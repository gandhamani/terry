==> flow/design.v <==
`timescale 1ns / 1ps
module UARTTX #(
  parameter CLKS_PER_BIT = 651,
  parameter FIFO_DEPTH = 16
)(
  input  wire        i_clk,
  input  wire        i_rst,
  input  wire [7:0]  i_TX_Byte,
  input  wire        i_TX_DV,
  output wire        o_TX_Active,
  output wire        o_TX_Serial,
  output wire        o_TX_Done
);
  typedef enum logic [2:0] {
    IDLE,
    START_BIT,
    DATA_BITS,
    PARITY_BIT,
    STOP_BIT,
    CLEANUP
  } state_t;
  state_t r_state = IDLE;
  reg [7:0] fifo_mem [0:FIFO_DEPTH-1];
  reg [$clog2(FIFO_DEPTH):0] wr_ptr = 0;
  reg [$clog2(FIFO_DEPTH):0] rd_ptr = 0;
  wire fifo_empty = (wr_ptr == rd_ptr);
  wire fifo_full  = (wr_ptr - rd_ptr) == FIFO_DEPTH;
  wire [7:0] fifo_dout = fifo_mem[rd_ptr[$clog2(FIFO_DEPTH)-1:0]];
  reg [15:0] baud_cnt = 0;
  reg baud_pulse = 0;
  always @(posedge i_clk or posedge i_rst) begin
    if (i_rst) begin
      baud_cnt <= 0;
      baud_pulse <= 0;
    end else if (r_state != IDLE) begin
      if (baud_cnt == CLKS_PER_BIT - 1) begin
        baud_cnt <= 0;
        baud_pulse <= 1;
      end else begin
        baud_cnt <= baud_cnt + 1;
        baud_pulse <= 0;
      end
    end else begin
      baud_cnt <= 0;
      baud_pulse <= 0;
    end
  end
  always @(posedge i_clk or posedge i_rst) begin
    if (i_rst) begin
      wr_ptr <= 0;
    end else if (i_TX_DV && !fifo_full) begin
      fifo_mem[wr_ptr[$clog2(FIFO_DEPTH)-1:0]] <= i_TX_Byte;
      wr_ptr <= wr_ptr + 1;
    end
  end
  reg [7:0] r_TX_Data = 0;
  reg [2:0] r_bit_index = 0;
  reg r_TX_Serial = 1;
  reg r_TX_Active = 0;
  reg r_TX_Done = 0;
  reg r_parity_bit = 0;
  always @(posedge i_clk or posedge i_rst) begin
    if (i_rst) begin
      r_state <= IDLE;
      rd_ptr <= 0;
      r_TX_Serial <= 1;
      r_TX_Active <= 0;
      r_TX_Done <= 0;
      r_bit_index <= 0;
    end else begin
      r_TX_Done <= 0;
      case (r_state)
        IDLE: begin
          r_TX_Serial <= 1;
          r_TX_Active <= 0;
          if (!fifo_empty) begin
            r_TX_Data <= fifo_dout;
            r_parity_bit <= ^fifo_dout;  
            rd_ptr <= rd_ptr + 1;
            r_state <= START_BIT;
            r_TX_Active <= 1;
          end
        end
        START_BIT: if (baud_pulse) begin
          r_TX_Serial <= 0;
          r_state <= DATA_BITS;
          r_bit_index <= 0;
        end
        DATA_BITS: if (baud_pulse) begin
          r_TX_Serial <= r_TX_Data[0];
          r_TX_Data <= r_TX_Data >> 1;
          if (r_bit_index == 7)
            r_state <= PARITY_BIT;
          else
            r_bit_index <= r_bit_index + 1;
        end
        PARITY_BIT: if (baud_pulse) begin
          r_TX_Serial <= r_parity_bit;
          r_state <= STOP_BIT;
        end
        STOP_BIT: if (baud_pulse) begin
          r_TX_Serial <= 1;
          r_state <= CLEANUP;
        end
        CLEANUP: if (baud_pulse) begin
          r_TX_Done <= 1;
          r_TX_Active <= 0;
          r_state <= IDLE;
        end
      endcase
    end
  end
  assign o_TX_Active = r_TX_Active;
  assign o_TX_Serial = r_TX_Serial;
  assign o_TX_Done   = r_TX_Done;
endmodule
`timescale 1ns / 1ps
module UARTRX #(
  parameter CLKS_PER_BIT = 651,
  parameter OVERSAMPLE = 16,
  parameter FIFO_DEPTH = 16
)(
  input wire        i_clk,
  input wire        i_rst,
  input wire        i_RX_Serial,
  input wire        i_RX_Read,
  output wire       o_RX_DV,
  output wire [7:0] o_RX_Byte
);
  reg [7:0] fifo_mem [0:FIFO_DEPTH-1];
  reg [$clog2(FIFO_DEPTH):0] wr_ptr = 0;
  reg [$clog2(FIFO_DEPTH):0] rd_ptr = 0;
  wire fifo_full  = (wr_ptr - rd_ptr) == FIFO_DEPTH;
  wire fifo_empty = (wr_ptr == rd_ptr);
  wire [7:0] fifo_dout = fifo_mem[rd_ptr[$clog2(FIFO_DEPTH)-1:0]];
  typedef enum logic [2:0] {
    IDLE,
    START_BIT,
    DATA_BITS,
    STOP_BIT
  } state_t;
  state_t r_state = IDLE;
  localparam integer CLKS_PER_SAMPLE = CLKS_PER_BIT / OVERSAMPLE;
  reg [15:0] sample_clk_cnt = 0;
  reg sample_tick = 0;
  always @(posedge i_clk or posedge i_rst) begin
    if (i_rst) begin
      sample_clk_cnt <= 0;
      sample_tick <= 0;
    end else begin
      if (sample_clk_cnt == CLKS_PER_SAMPLE - 1) begin
        sample_clk_cnt <= 0;
        sample_tick <= 1;
      end else begin
        sample_clk_cnt <= sample_clk_cnt + 1;
        sample_tick <= 0;
      end
    end
  end
  reg [3:0] sample_index = 0;
  reg [3:0] bit_index = 0;
  reg [7:0] rx_shift = 0;
  always @(posedge i_clk or posedge i_rst) begin
    if (i_rst) begin
      r_state <= IDLE;
      sample_index <= 0;
      bit_index <= 0;
      wr_ptr <= 0;
    end else if (sample_tick) begin
      case (r_state)
        IDLE: begin
          if (i_RX_Serial == 0) begin  
            r_state <= START_BIT;
            sample_index <= 0;
          end
        end
        START_BIT: begin
          sample_index <= sample_index + 1;
          if (sample_index == 7) begin
            if (i_RX_Serial == 0) begin
              r_state <= DATA_BITS;
              sample_index <= 0;
              bit_index <= 0;
            end else begin
              r_state <= IDLE;  
            end
          end
        end
        DATA_BITS: begin
          sample_index <= sample_index + 1;
          if (sample_index == 7) begin
            rx_shift <= {i_RX_Serial, rx_shift[7:1]};
            sample_index <= 0;
            if (bit_index == 7) begin
              r_state <= STOP_BIT;
            end else begin
              bit_index <= bit_index + 1;
            end
          end
        end
        STOP_BIT: begin
          sample_index <= sample_index + 1;
          if (sample_index == 7) begin
            if (i_RX_Serial == 1 && !fifo_full) begin
              fifo_mem[wr_ptr[$clog2(FIFO_DEPTH)-1:0]] <= rx_shift;
              wr_ptr <= wr_ptr + 1;
            end
            r_state <= IDLE;
            sample_index <= 0;
          end
        end
      endcase
    end
  end
  always @(posedge i_clk or posedge i_rst) begin
    if (i_rst) begin
      rd_ptr <= 0;
    end else if (i_RX_Read && !fifo_empty) begin
      rd_ptr <= rd_ptr + 1;
    end
  end
  assign o_RX_DV = !fifo_empty;
  assign o_RX_Byte = fifo_dout;
endmodule
---- Step by step through the tools: UARTTX ----
What the tools print for UARTTX, step after step.
Lines are those of the file above, counted from 1.
A cell with - has no value.
set-up
  design top .............................. UARTTX
  clock input ............................. i_clk
  standard-cell library ................... sky130hd
  corner .................................. tt_025C_1v80

---- Elaborated design ----
Counts by Yosys on the flattened word-level netlist (proc, flatten, opt, wreduce). Print and check cells are left out. Cells with the same type and inputs are merged into one.
word-level totals
  cells after elaboration ................. 144
  output and inout bits ................... 3
  RAM bits ................................ 0
  flip-flop bits (word level) ............. 173
  latch bits .............................. 0
  word width x clocked read ports ......... 0
  memories kept ........................... 0
  ROM bits ................................ 0
cells by class
  muxes and demuxes ....................... 28
  magnitude comparators ................... 0
  equal/unequal tests ..................... 47
  shift operators ......................... 0
  multipliers ............................. 0
  bitwise operators ....................... 2
  add/sub/neg operators ................... 5
  div/mod/pow operators ................... 0
  reductions and logical operators ........ 35
operators by type and width
  cell                                                        count
  8-bit case mux with 16-bit select                           1
  4-bit == test with constant B                               16
  3-bit AND reduction                                         17
  32-bit by 5-bit == test with 1-bit output with constant B   1
  4-bit by 3-bit == test with 1-bit output with constant B    8
  16-bit 2-to-1 mux                                           2
  3-bit 2-to-1 mux                                            9
  3-bit case mux with 6-bit select                            1
  16-bit by 1-bit adder with 16-bit output with constant B    1
  16-bit by 10-bit == test with 1-bit output with constant B  1
  2-bit != test with constant B                               8
  4-bit by 2-bit == test with 1-bit output with constant B    4
  8-bit case mux with 2-bit select                            1
  8-bit 2-to-1 mux                                            2
  5-bit by 1-bit adder with 5-bit output with constant B      2
  3-bit == test with constant B                               3
  1-bit 2-to-1 mux                                            9
  4-bit by 1-bit == test with 1-bit output with constant B    2
  4-bit logical NOT                                           2
  4-bit AND reduction                                         2
  8-bit AND reduction                                         1
  8-bit XOR reduction                                         1
  2-bit nonzero test                                          3
  3-bit by 2-bit == test with 1-bit output with constant B    2
  5-bit by 5-bit subtractor with 6-bit output                 1
  6-bit nonzero test                                          1
  3-bit case mux with 2-bit select                            1
  5-bit == test                                               1
Other operator kinds: 12; their cells: 14.

---- Longest topological paths ----
Depth = most cells in a row (Yosys ltp): at word level without a register or memory, in the mapped netlist without a sequential cell, where the memories' decode and read muxes count.
depth
  depth after elaboration ................. 5
  ABC_AREA ................................ 0
  gate-level depth with buffers ........... 11
  mapped depth without buffers ............ 9

---- Mapped cells and area ----
The flow's flattened synthesis, as Yosys stat reports it; memories are mapped. The netlist is that of the ABC_AREA named above (0 if unset); the other value can give another one.
cell types
  cell                       count  area in all (um2)
  sky130_fd_sc_hd__edfxtp_1  137    4.11E+03
  sky130_fd_sc_hd__dfrtp_1   35     875.84
  sky130_fd_sc_hd__ha_1      17     212.704
  sky130_fd_sc_hd__a22oi_1   21     157.651
  sky130_fd_sc_hd__xnor2_1   18     157.651
  sky130_fd_sc_hd__nor2_1    40     150.144
  sky130_fd_sc_hd__and3_1    20     125.12
  sky130_fd_sc_hd__xor2_1    14     122.618
  sky130_fd_sc_hd__mux2_2    10     112.608
  sky130_fd_sc_hd__nand2_1   30     112.608
  sky130_fd_sc_hd__a222oi_1  11     110.106
  sky130_fd_sc_hd__mux2i_1   8      80.077
  sky130_fd_sc_hd__nand3_1   16     80.077
  sky130_fd_sc_hd__buf_6     6      67.565
  sky130_fd_sc_hd__inv_1     18     67.565
  sky130_fd_sc_hd__a21oi_1   13     65.062
  sky130_fd_sc_hd__o21ai_0   12     60.058
  sky130_fd_sc_hd__a22o_1    6      52.55
Not listed: further types 38, cells in them 96.
synthesis totals
  chip area (Yosys) ....................... 7427.1 um2
  standard cells after synthesis .......... 528
  area of sequential cells ................ 5016.1 um2
  mapped flip-flops ....................... 173
  buffers ................................. 24

---- Timing after synthesis ----
Source: OpenSTA report_checks on the synthesized netlist (no wires, ideal clock, input and output delay 20% of the period each), path of least setup slack; recovery checks are left aside. Register names are those of the netlist, which keeps one name where synthesis merged equal registers.
timing post-synthesis
  kind .................................... register -> register
  start ................................... register rd_ptr[3]
  end ..................................... register fifo_mem[15][0]
  setup slack ............................. 0.867 ns
  arrival time ............................ 2.308 ns
  clock period ............................ 3.57 ns
  path delay .............................. 2.703 ns
  driving pins on the path ................ 10
  data required time ...................... 3.175 ns
  launch time at the first pin ............ 0.000 ns
  synthesis period reached ................ 2.703 ns
"path delay" is the arrival time less input delay plus setup time.
"driving pins on the path": output pins that drive a net of the path, with the launching flip-flop's if there is one; two outputs of one cell count as two.
"synthesis period reached" is the clock period less the worst setup slack; recovery checks do not enter. This is arithmetic on one report: input and output delays are still those of the set period (20% each).
The rows between start and end are the longest chain of elaborated cells between them; the timing report does not say that the signal goes this way. Where chains are equally long, one stands for them.
Each line given opens the expression or statement behind the cell; cells for indexed reads and writes are added by Yosys, which also makes memories of some case tables.
Lines with a computed index may be missing from the assigning lines.
between the ends, post-synthesis
  cell sequence ........................... sky130_fd_sc_hd__dfrtp_1 > sky130_fd_sc_hd__buf_4 > sky130_fd_sc_hd__buf_6 > sky130_fd_sc_hd__inv_1 > sky130_fd_sc_hd__ha_1 > sky130_fd_sc_hd__xnor2_1 > sky130_fd_sc_hd__nor2_1 > sky130_fd_sc_hd__a32oi_1 > sky130_fd_sc_hd__o21ai_1 > sky130_fd_sc_hd__nor4_1
  length of the longest elaborated chain .. 5
  elaborated cells between the ends (all ways) .. 5
RTL lines, path post-synthesis
  element                                      line  text
  start: declaration                           25    reg [$clog2(FIFO_DEPTH):0] rd_ptr = 0;
  start: assignment                            65    rd_ptr <= 0;
  start: assignment                            79    rd_ptr <= rd_ptr + 1;
  5-bit by 5-bit subtractor with 6-bit output  27    wire fifo_full  = (wr_ptr - rd_ptr) == FIFO_DEPTH;
  32-bit by 5-bit == test with 1-bit output    27
  1-bit logical NOT                            51    end else if (i_TX_DV && !fifo_full) begin
  1-bit logical AND                            51
  3-bit AND reduction                          -
  end: declaration                             23    reg [7:0] fifo_mem [0:FIFO_DEPTH-1];

---- Worst path after layout ----
Path of least setup slack in the final report of run 1 (OpenROAD, finished layout, wires in). Where an end is a register, its clock arrival counts in the times.
timing after layout
  kind .................................... register -> register
  start ................................... register rd_ptr[1]
  end ..................................... register r_parity_bit
  driving pins on the path ................ 11
  data required time ...................... 2.44 ns
  launch time at the first pin ............ 0.45 ns
  setup slack ............................. -0.43 ns
  clock period ............................ 2.24 ns
  arrival time ............................ 2.88 ns
The rows between start and end are the longest chain of elaborated cells between them; the timing report does not say that the signal goes this way. Where chains are equally long, one stands for them.
Ways into the end's enable are left out, as the timed path ends at the data pin.
between the ends, after layout
  cell sequence ........................... sky130_fd_sc_hd__dfrtp_2 > sky130_fd_sc_hd__clkinv_4 > sky130_fd_sc_hd__ha_4 > sky130_fd_sc_hd__buf_6 > sky130_fd_sc_hd__a22oi_2 > sky130_fd_sc_hd__a22oi_2 > sky130_fd_sc_hd__a222oi_1 > sky130_fd_sc_hd__a31oi_1 > sky130_fd_sc_hd__xor2_1 > sky130_fd_sc_hd__xnor2_1 > sky130_fd_sc_hd__xnor2_1
  length of the longest elaborated chain .. 3
  elaborated cells between the ends (all ways) .. 18
RTL lines, path after layout
  element                            line  text
  start: declaration                 25    reg [$clog2(FIFO_DEPTH):0] rd_ptr = 0;
  start: assignment                  65    rd_ptr <= 0;
  start: assignment                  79    rd_ptr <= rd_ptr + 1;
  4-bit == test                      28    wire [7:0] fifo_dout = fifo_mem[rd_ptr[$clog2(FIFO_DEPTH)-1:0]];
  8-bit case mux with 16-bit select  28
  8-bit XOR reduction                78    r_parity_bit <= ^fifo_dout;
  end: assignment                    78
  end: declaration                   61    reg r_parity_bit = 0;

Record of 2 stored runs of the RTL-to-layout flow on UARTTX, platform sky130hd. The runs are unordered. Constraints: input delay and output delay 20% of the set period each, output load 0.01 pF.
"achieved clock period (ns)" is the run's clock period less its worst setup slack. It is reckoned from that one timing run; input and output delays stay at 20% of the period that was set.

Flow files of run 1
==> flow/run.sh <==
#!/bin/bash
# the make line also repeats the synthesis and layout settings of config.mk as NAME=value (left out here)
make -C /OpenROAD-flow-scripts/flow DESIGN_CONFIG=/design/flow/config.mk WORK_HOME=/design/flow/orfs CLKGATE_MAP_FILE= finish
==> flow/config.mk <==
export PLATFORM = sky130hd
export DESIGN_NAME = UARTTX
export DESIGN_NICKNAME = UARTTX
export VERILOG_FILES = /design/flow/design.v
export SDC_FILE = /design/flow/constraint.sdc
export NUM_CORES = 4
export LEC_CHECK = 0
export ABC_AREA = 0
export CAP_MARGIN = 20
export CELL_PAD_IN_SITES_DETAIL_PLACEMENT = 2
export CELL_PAD_IN_SITES_GLOBAL_PLACEMENT = 2
export CORE_MARGIN = 2
export CORE_UTILIZATION = 17
export CTS_CLUSTER_SIZE = 40
export PLACE_DENSITY = 0.53
export SETUP_SLACK_MARGIN = 0.33
export SLEW_MARGIN = 40
==> flow/constraint.sdc <==
create_clock -name core_clock -period 2.24 [get_ports {i_clk}]
set_input_delay 0.4480 -clock core_clock [delete_from_list [all_inputs] [get_ports {i_clk}]]
set_output_delay 0.4480 -clock core_clock [all_outputs]
set_load 0.01 [all_outputs]

report of run 1
yosys chip area after synthesis (um^2): 7427.1
finish__design__die__area: 45377.5
finish__design__instance__area__stdcell: 10282.4
finish__design__instance__utilization: 0.2387
finish__timing__setup__ws: -0.433
finish__timing__hold__ws: 0.468
achieved clock period (ns): 2.673

Flow files of run 2
==> flow/run.sh <==
#!/bin/bash
# the make line also repeats the synthesis and layout settings of config.mk as NAME=value (left out here)
make -C /OpenROAD-flow-scripts/flow DESIGN_CONFIG=/design/flow/config.mk WORK_HOME=/design/flow/orfs CLKGATE_MAP_FILE= finish
==> flow/config.mk <==
export PLATFORM = sky130hd
export DESIGN_NAME = UARTTX
export DESIGN_NICKNAME = UARTTX
export VERILOG_FILES = /design/flow/design.v
export SDC_FILE = /design/flow/constraint.sdc
export NUM_CORES = 4
export LEC_CHECK = 0
export CAP_MARGIN = 20
export CELL_PAD_IN_SITES_DETAIL_PLACEMENT = 0
export CORE_MARGIN = 10
export CORE_UTILIZATION = 67
export CTS_CLUSTER_DIAMETER = 216
export CTS_CLUSTER_SIZE = 98
export PLACE_DENSITY_LB_ADDON = 0.06
export SLEW_MARGIN = 20
==> flow/constraint.sdc <==
create_clock -name core_clock -period 1.83 [get_ports {i_clk}]
set_input_delay 0.3660 -clock core_clock [delete_from_list [all_inputs] [get_ports {i_clk}]]
set_output_delay 0.3660 -clock core_clock [all_outputs]
set_load 0.01 [all_outputs]

report of run 2
yosys chip area after synthesis (um^2): 7427.1
finish__design__die__area: 15696.3
finish__design__instance__area__stdcell: 9441.6
finish__design__instance__utilization: 0.8710
finish__timing__setup__ws: -0.759
finish__timing__hold__ws: 0.306
achieved clock period (ns): 2.589
